==> flow/design.v <==
`timescale 1ns / 1ps
module complete_alu(input clock,reset,enable_arith,enable_shift,input signed [15:0] aluin1,aluin2,input [2:0] operation,opselect,input [4:0] shift_number,output  reg [15:0] aluoutfinal);
reg [15:0] aluoutarith,aluoutshift;
parameter MEM_READ = 3'b101; 
parameter MEM_WRITE=3'b100; 
parameter ARITH_LOGIC = 3'b001;
parameter SHIFT_REG=3'b000; 
parameter ADD=3'b000; 
parameter HADD=3'b001; 
parameter SUB=3'b010; 
parameter NOT=3'b011; 
parameter AND=3'b100; 
parameter OR=3'b101; 
parameter XOR=3'b110;
parameter LHG=3'b111; 
parameter SHLEFTLOG = 3'b000; 
parameter SHLEFTART = 3'b001;
parameter SHRGHTLOG = 3'b010;
parameter SHRGHTART = 3'b011;
parameter LOADBYTE = 3'b000; 
parameter LOADBYTEU =3'b100;
parameter LOADHALF = 3'b001; 
parameter LOADHALFU = 3'b101; 
parameter LOADWORD=3'b011;
always@(posedge clock)
begin 
if(!reset)
begin
aluoutfinal <= 0;
aluoutarith<=0;
aluoutshift<=0;
end
else
begin 
if(enable_arith) 
     begin
     aluoutfinal<=aluoutarith;
      if(opselect == ARITH_LOGIC)
       begin
            if(operation == ADD)
            begin
            aluoutarith=aluin1+aluin2;
            end
            else if(operation == HADD)
            begin
            {aluoutarith[15],aluoutarith[6:0]}=aluin1[6:0]+aluin2[6:0];
            end
            else if(operation == SUB)
            aluoutarith=aluin1-aluin2;
            else if(operation == NOT)
            begin
            aluoutarith=~aluin2;
            aluoutarith[15]=0;
            end
            else if(operation == AND)
            aluoutarith=aluin1 & aluin2;
            else if(operation == OR)
            aluoutarith=aluin1 | aluin2;
            else if(operation == XOR)
            aluoutarith=aluin1 ^ aluin2;
            else if(operation == LHG)
            begin
            aluoutarith[14:6]<= aluin2[6:0];
            aluoutarith[6:0]<= 0;
            end
      end
else
if(opselect == MEM_READ)
    begin
            if (operation == LOADBYTE)
            begin
            aluoutarith<={{7{aluin2[7]}},{aluin2[7:0]}};
            end
            else if (operation == LOADBYTEU)
            begin
            aluoutarith<={{7{aluoutarith[15]}},{aluin2[7:0]}};
            end
            else if (operation == LOADHALF)
            begin
            aluoutarith<={{8{aluin2[6]}},{aluin2[6:0]}};
            end
            else if (operation == LOADHALFU)
            begin
            aluoutarith<={{8{aluoutarith[15]}},{aluin2[6:0]}}; 
            end
            else if (operation == LOADWORD)
            begin
            aluoutarith<={{1{aluoutarith[15]}},{aluin2}};
            end
    end
    end
 else 
  if(enable_shift)
      begin
      aluoutshift[15]<=0;
      begin
      if(operation==SHLEFTLOG)
      aluoutshift[14:0] <= aluin1<<shift_number;
      else if(operation==SHLEFTART)
      begin 
      aluoutshift[15]<=aluin1[14];
      aluoutshift[14:0] <= aluin1<<<shift_number;
      end
      else if(operation==SHRGHTLOG)
      aluoutshift[14:0] <= aluin1>>shift_number;
      else if(operation==SHRGHTART)
      aluoutshift[14:0]<=aluin1>>>shift_number;
      end
      aluoutfinal<=aluoutshift;
      end
end  
end  
endmodule
`timescale 1ns / 1ps
module new_process(input clock,reset,enable_ex,input [15:0]imm,mem_data_read_in1,mem_data_read_in2,input [6:0]control_in,output  reg enable_arith,enable_shift,output reg [4:0]  shift_number,output reg [2:0] operation,opselect,output reg [15:0]aluin1,aluin2,output  [15:0] aluoutfinal);
complete_alu b3(.clock(clock),.reset(reset),.enable_arith(enable_arith),.enable_shift(enable_shift),.aluin1(aluin1),.aluin2(aluin2),.operation(operation),.opselect(opselect),.shift_number(shift_number),.aluoutfinal(aluoutfinal));
parameter MEM_READ = 3'b101; 
parameter ARITH_LOGIC = 3'b001;
parameter SHIFT_REG=3'b000; 
always@(posedge clock)
begin
if(!reset)
    begin
   enable_arith=0;
   enable_shift=0;
    shift_number=0;
    aluin1<=0;
    aluin2<=0;
    end
else
    begin
    opselect<={control_in[2:0]};
    operation<={control_in[6:4]};
    if(enable_ex) 
        begin
        aluin1<=mem_data_read_in1; 
        if(opselect== ARITH_LOGIC && control_in[3]==1)
            begin
            aluin2<=imm;
            enable_arith<=1;
            enable_shift<=0;
            end
        else if(opselect== ARITH_LOGIC && control_in[3]==0)
            begin
            aluin2<=mem_data_read_in2; 
            enable_arith<=1;
            enable_shift<=0;
            end
        else if(opselect== MEM_READ && control_in[3]==0)
        begin
            aluin2<=aluin2;
            enable_arith<=0;
            enable_shift<=0;
            end
        else if(opselect== MEM_READ && control_in[3]==1)
            begin
            aluin2<=mem_data_read_in2; 
            enable_arith<=1;
            enable_shift<=0;
            end
        else if(opselect== SHIFT_REG  && imm[2]==0)
            begin
            shift_number<=imm[10:6];
            enable_shift<=1;
            enable_arith<=0;
            end
        else if(opselect== SHIFT_REG  && imm[2]==1)
            begin
            shift_number<=mem_data_read_in2[4:0];
            enable_shift<=1;
            enable_arith<=0;
            end
       end
     else
            begin
          aluin1<=aluin1;
          aluin2<=aluin2;
          enable_arith<=enable_arith;
          shift_number<=shift_number;
          enable_shift<=enable_shift;
            end
        end
end
endmodule
Tool chain data of new_process --
What the tools print for new_process, step after step. Lines are those of the file above, counted from 1. Cell names lack the library's common part. A cell with n/a has no value.
Set-up: top module new_process, clock clock, cell library sky130hd, library corner tt_025C_1v80

Word-level counts --
Counts by Yosys on the flattened word-level netlist (proc, flatten, opt, wreduce; memories kept). Register bits leave out memories and registers merged into their read ports (data or address). Print and check cells are left out. Cells with the same type and inputs are merged into one.
Word-level totals: register bits 93, output and inout bits 61, bits of input ports 58, word-level cells 115
Operators by class: reductions and logical operators 25, add/sub/neg operators 3, equality and inequality tests 12, multiplexer cells 47, bitwise gates (word level) 11, shift-type cells 4
Operator list (number):
- 16-bit two-way mux | 17
- 15-bit two-way mux | 5
- 8-bit two-way mux | 3
- 7-bit two-way mux | 3
- 1-bit two-way mux | 17
- 16-bit adder | 1
- 16-bit subtractor | 1
- 16-bit bitwise AND | 1
- 16-bit OR | 1
- 16-bit bitwise XOR | 1
- 16-bit by 5-bit left shift with 15-bit output | 1
- 16-bit by 5-bit >> shifter with 16-bit output | 1
- 16-bit by 5-bit <<< shifter with 15-bit output | 1
- 16-bit by 5-bit >>> shifter with 15-bit output | 1
- 15-bit inverter | 1
- 3-bit equality test (second input constant) | 5
- 6-bit nonzero test | 2
- 5-bit two-way mux | 2
- 4-bit AND reduction | 2
- 7-bit by 7-bit adder with 8-bit output | 1
- 8-bit by 1-bit inequality test with 1-bit output (second input constant) | 1
- 8-bit nonzero test | 1
- 1-bit inverter | 7
- 7-bit nonzero test | 1
- 1-bit logical AND | 6
- 2-bit nonzero test | 3
- 3-bit by 1-bit equality test with 1-bit output (second input constant) | 2
- 3-bit by 2-bit equality test with 1-bit output (second input constant) | 2
Other operator kinds: 9; their cells: 12.

Longest topological paths --
Depth = most cells in a row (Yosys ltp): at word level without a register or memory, in the mapped netlist without a sequential cell, where the memories' decode and read muxes count.
Logic depth: depth after elaboration 10, ABC_AREA 0, depth in mapped cells 11, gate-level depth less buffers 10

Synthesis result --
Source: synth_stat.txt of the flow (Yosys; design flattened, memories mapped). It holds for the ABC_AREA given above (unset counts as 0); a run with the other value may have another netlist.
Synthesis totals: mapped cells 1038, area of sequential cells 1921.8 um2, mapped area 8261.7 um2, buffers 84, flip-flop cells 93
Cells by type:
- dfxtp_1 | number 87, area in all 1741.67 um2
- mux2i_1 | number 77, area in all 770.739 um2
- ha_1 | number 47, area in all 588.064 um2
- a21oi_1 | number 82, area in all 410.394 um2
- o21ai_0 | number 82, area in all 410.394 um2
- mux4_2 | number 17, area in all 382.867 um2
- nand2_1 | number 95, area in all 356.592 um2
- nor2_1 | number 76, area in all 285.274 um2
- o211a_1 | number 23, area in all 230.221 um2
- clkbuf_1 | number 55, area in all 206.448 um2
- nor2b_1 | number 31, area in all 193.936 um2
- edfxtp_1 | number 6, area in all 180.173 um2
- inv_1 | number 48, area in all 180.173 um2
- a211oi_1 | number 20, area in all 150.144 um2
- and2_1 | number 21, area in all 131.376 um2
- o211ai_1 | number 16, area in all 120.115 um2
- xnor2_1 | number 11, area in all 96.342 um2
- buf_2 | number 19, area in all 95.091 um2
Other cell types: 66; their cells: 225. The figures by module come from a second, unflattened synthesis with its own total; it is not the netlist above.
Second synthesis, totals: cell total of the unflattened synthesis 1072, area (unflattened synthesis) 8249.2 um2
Each row is one instance without its submodules.
Modules:
- complete_alu | sequential area 960.9 um2, area 6333.6 um2, cells 885, instances 1
- new_process | sequential area 960.9 um2, area 1915.6 um2, cells 187, instances 1

Path before layout --
Source: OpenSTA report_checks on the synthesized netlist (no wires, ideal clock, input and output delay 20% of the period each), path of least setup slack; recovery checks are left aside. Register names are those of the netlist, which keeps one name where synthesis merged equal registers.
Path after synthesis: kind register -> register, start register aluin1[0], end register b3.aluoutarith[8], delay of the path 2.748 ns, library setup time 0.117 ns, buffers on the path 0, launch time at the first pin 0.000 ns, required time 4.203 ns, clock period 4.32 ns, data arrival time 2.631 ns, driving pins on the path 11, setup slack 1.572 ns, synthesis period reached 2.748 ns
"delay of the path" is the arrival time less input delay plus setup time. "driving pins on the path": output pins that drive a net of the path, with the launching flip-flop's if there is one; two outputs of one cell count as two. "synthesis period reached" = period - worst setup slack (recovery checks aside). The figure is calculated, with input and output delays left at 20% of the set period. Between the ends stands the longest chain of elaborated cells between them, by number of cells; it is not shown to be the way that was timed. Of several equally long chains one is given. Each line given opens the expression or statement behind the cell; cells for indexed reads and writes are added by Yosys, which also makes memories of some case tables. At most two assigning lines are given for a register; there are more.
Between the ends, after synthesis: cell sequence dfxtp_1 inv_1 ha_1 fa_1 o21ba_2 or4_1 and2_1 o31ai_1 xnor2_1 o21ai_1 a32o_1, length of the longest elaborated chain 5, elaborated cells on any way between the ends 6, RTL lines with such cells 6, those cells by class add/sub (2); mux (4)
Ends and longest elaborated chain, after synthesis:
- start, declared | line 115 | module new_process(input clock,reset,enable_ex,input [15:0]imm,mem_data_read_in1,mem_data_read_in2,input [6:0] ...
- start, assigned | line 136 | aluin1<=mem_data_read_in1;
- start, assigned | line 176 | aluin1<=aluin1;
- 16-bit subtractor | line 49 | aluoutarith=aluin1-aluin2;
- 16-bit two-way mux | line 48 | else if(operation == SUB)
- 8-bit two-way mux | line 44 | else if(operation == HADD)
- 16-bit two-way mux | line 40 | if(operation == ADD)
- 16-bit two-way mux | line 38 | if(opselect == ARITH_LOGIC)
- end, assigned | line 42 | aluoutarith=aluin1+aluin2;
- end, assigned | line 49
- end, declared | line 3 | reg [15:0] aluoutarith,aluoutshift;

Path in the finished layout --
From the final timing report of stored run 1: the path of least setup slack in the routed layout; clock arrival at registers is part of the times.
Path after layout: kind register -> register, start register aluin1[5], end register b3.aluoutarith[14], driving pins on the path 10, data arrival time 3.15 ns, required time 3.70 ns, setup slack 0.55 ns, clock period 3.45 ns, library setup time 0.11 ns, buffers on the path 0, launch time at the first pin 0.35 ns
Between the ends stands the longest chain of elaborated cells between them, by number of cells; it is not shown to be the way that was timed. Of several equally long chains one is given. At most two assigning lines are given for a register; there are more.
Between the ends, after layout: cell sequence dfxtp_1 inv_1 ha_1 inv_1 a221oi_1 nand2_1 a211o_1 a21oi_1 xnor2_1 a31oi_1, length of the longest elaborated chain 5, elaborated cells on any way between the ends 6, RTL lines with such cells 6, those cells by class add/sub (2); mux (4)
Ends and longest elaborated chain, after layout:
- start, declared | line 115 | module new_process(input clock,reset,enable_ex,input [15:0]imm,mem_data_read_in1,mem_data_read_in2,input [6:0] ...
- start, assigned | line 136 | aluin1<=mem_data_read_in1;
- start, assigned | line 176 | aluin1<=aluin1;
- 16-bit subtractor | line 49 | aluoutarith=aluin1-aluin2;
- 16-bit two-way mux | line 48 | else if(operation == SUB)
- 8-bit two-way mux | line 44 | else if(operation == HADD)
- 16-bit two-way mux | line 40 | if(operation == ADD)
- 16-bit two-way mux | line 38 | if(opselect == ARITH_LOGIC)
- end, assigned | line 42 | aluoutarith=aluin1+aluin2;
- end, assigned | line 49
- end, declared | line 3 | reg [15:0] aluoutarith,aluoutshift;

==> results <==
Flow measurements of new_process on sky130hd: 2 stored runs with different settings, listed in no order. Input and output delays are each 20% of the period that was set; the output load is 0.01 pF.
"overall power": no workload was simulated; the value follows from the tool's default switching activity.

[stored run 1] flow files
==> flow/run.sh <==
#!/bin/bash
# the make line also repeats the synthesis and layout settings of config.mk as NAME=value (left out here)
make -C /OpenROAD-flow-scripts/flow DESIGN_CONFIG=/design/flow/config.mk WORK_HOME=/design/flow/orfs CLKGATE_MAP_FILE= finish
==> flow/config.mk <==
export PLATFORM = sky130hd
export DESIGN_NAME = new_process
export DESIGN_NICKNAME = new_process
export VERILOG_FILES = /design/flow/design.v
export SDC_FILE = /design/flow/constraint.sdc
export NUM_CORES = 4
export LEC_CHECK = 0
export CAP_MARGIN = 20
export CORE_MARGIN = 2
export CORE_UTILIZATION = 44
export CTS_CLUSTER_DIAMETER = 352
export CTS_CLUSTER_SIZE = 100
export GPL_ROUTABILITY_DRIVEN = 1
export MAX_ROUTING_LAYER = met5
export PLACE_DENSITY_LB_ADDON = 0.27
export SLEW_MARGIN = 20
==> flow/constraint.sdc <==
create_clock -name core_clock -period 3.45 [get_ports {clock}]
set_input_delay 0.6900 -clock core_clock [delete_from_list [all_inputs] [get_ports {clock}]]
set_output_delay 0.6900 -clock core_clock [all_outputs]
set_load 0.01 [all_outputs]

[stored run 1] result: smallest setup slack 0.546 ns; total negative slack on setup checks 0.000 ns; die footprint 19888.1 um2; area of the synthesized netlist 8261.7 um2; overall power 3301 µW; standard-cell area after layout 10049.6 um2; utilization 54.1%

[stored run 2] flow files
==> flow/run.sh <==
#!/bin/bash
# the make line also repeats the synthesis and layout settings of config.mk as NAME=value (left out here)
make -C /OpenROAD-flow-scripts/flow DESIGN_CONFIG=/design/flow/config.mk WORK_HOME=/design/flow/orfs CLKGATE_MAP_FILE= finish
==> flow/config.mk <==
export PLATFORM = sky130hd
export DESIGN_NAME = new_process
export DESIGN_NICKNAME = new_process
export VERILOG_FILES = /design/flow/design.v
export SDC_FILE = /design/flow/constraint.sdc
export NUM_CORES = 4
export LEC_CHECK = 0
export ABC_AREA = 0
export CAP_MARGIN = 20
export CORE_ASPECT_RATIO = 0.58
export CORE_MARGIN = 10
export CORE_UTILIZATION = 54
export CTS_CLUSTER_DIAMETER = 357
export GPL_ROUTABILITY_DRIVEN = 1
export PLACE_DENSITY_LB_ADDON = 0.19
export SLEW_MARGIN = 20
==> flow/constraint.sdc <==
create_clock -name core_clock -period 2.23 [get_ports {clock}]
set_input_delay 0.4460 -clock core_clock [delete_from_list [all_inputs] [get_ports {clock}]]
set_output_delay 0.4460 -clock core_clock [all_outputs]
set_load 0.01 [all_outputs]

[stored run 2] result: area of the synthesized netlist 8261.7 um2; die footprint 20831.8 um2; smallest setup slack -0.318 ns; standard-cell area after layout 11887.7 um2; overall power 5870 µW; total negative slack on setup checks -1.551 ns; utilization 79.4%
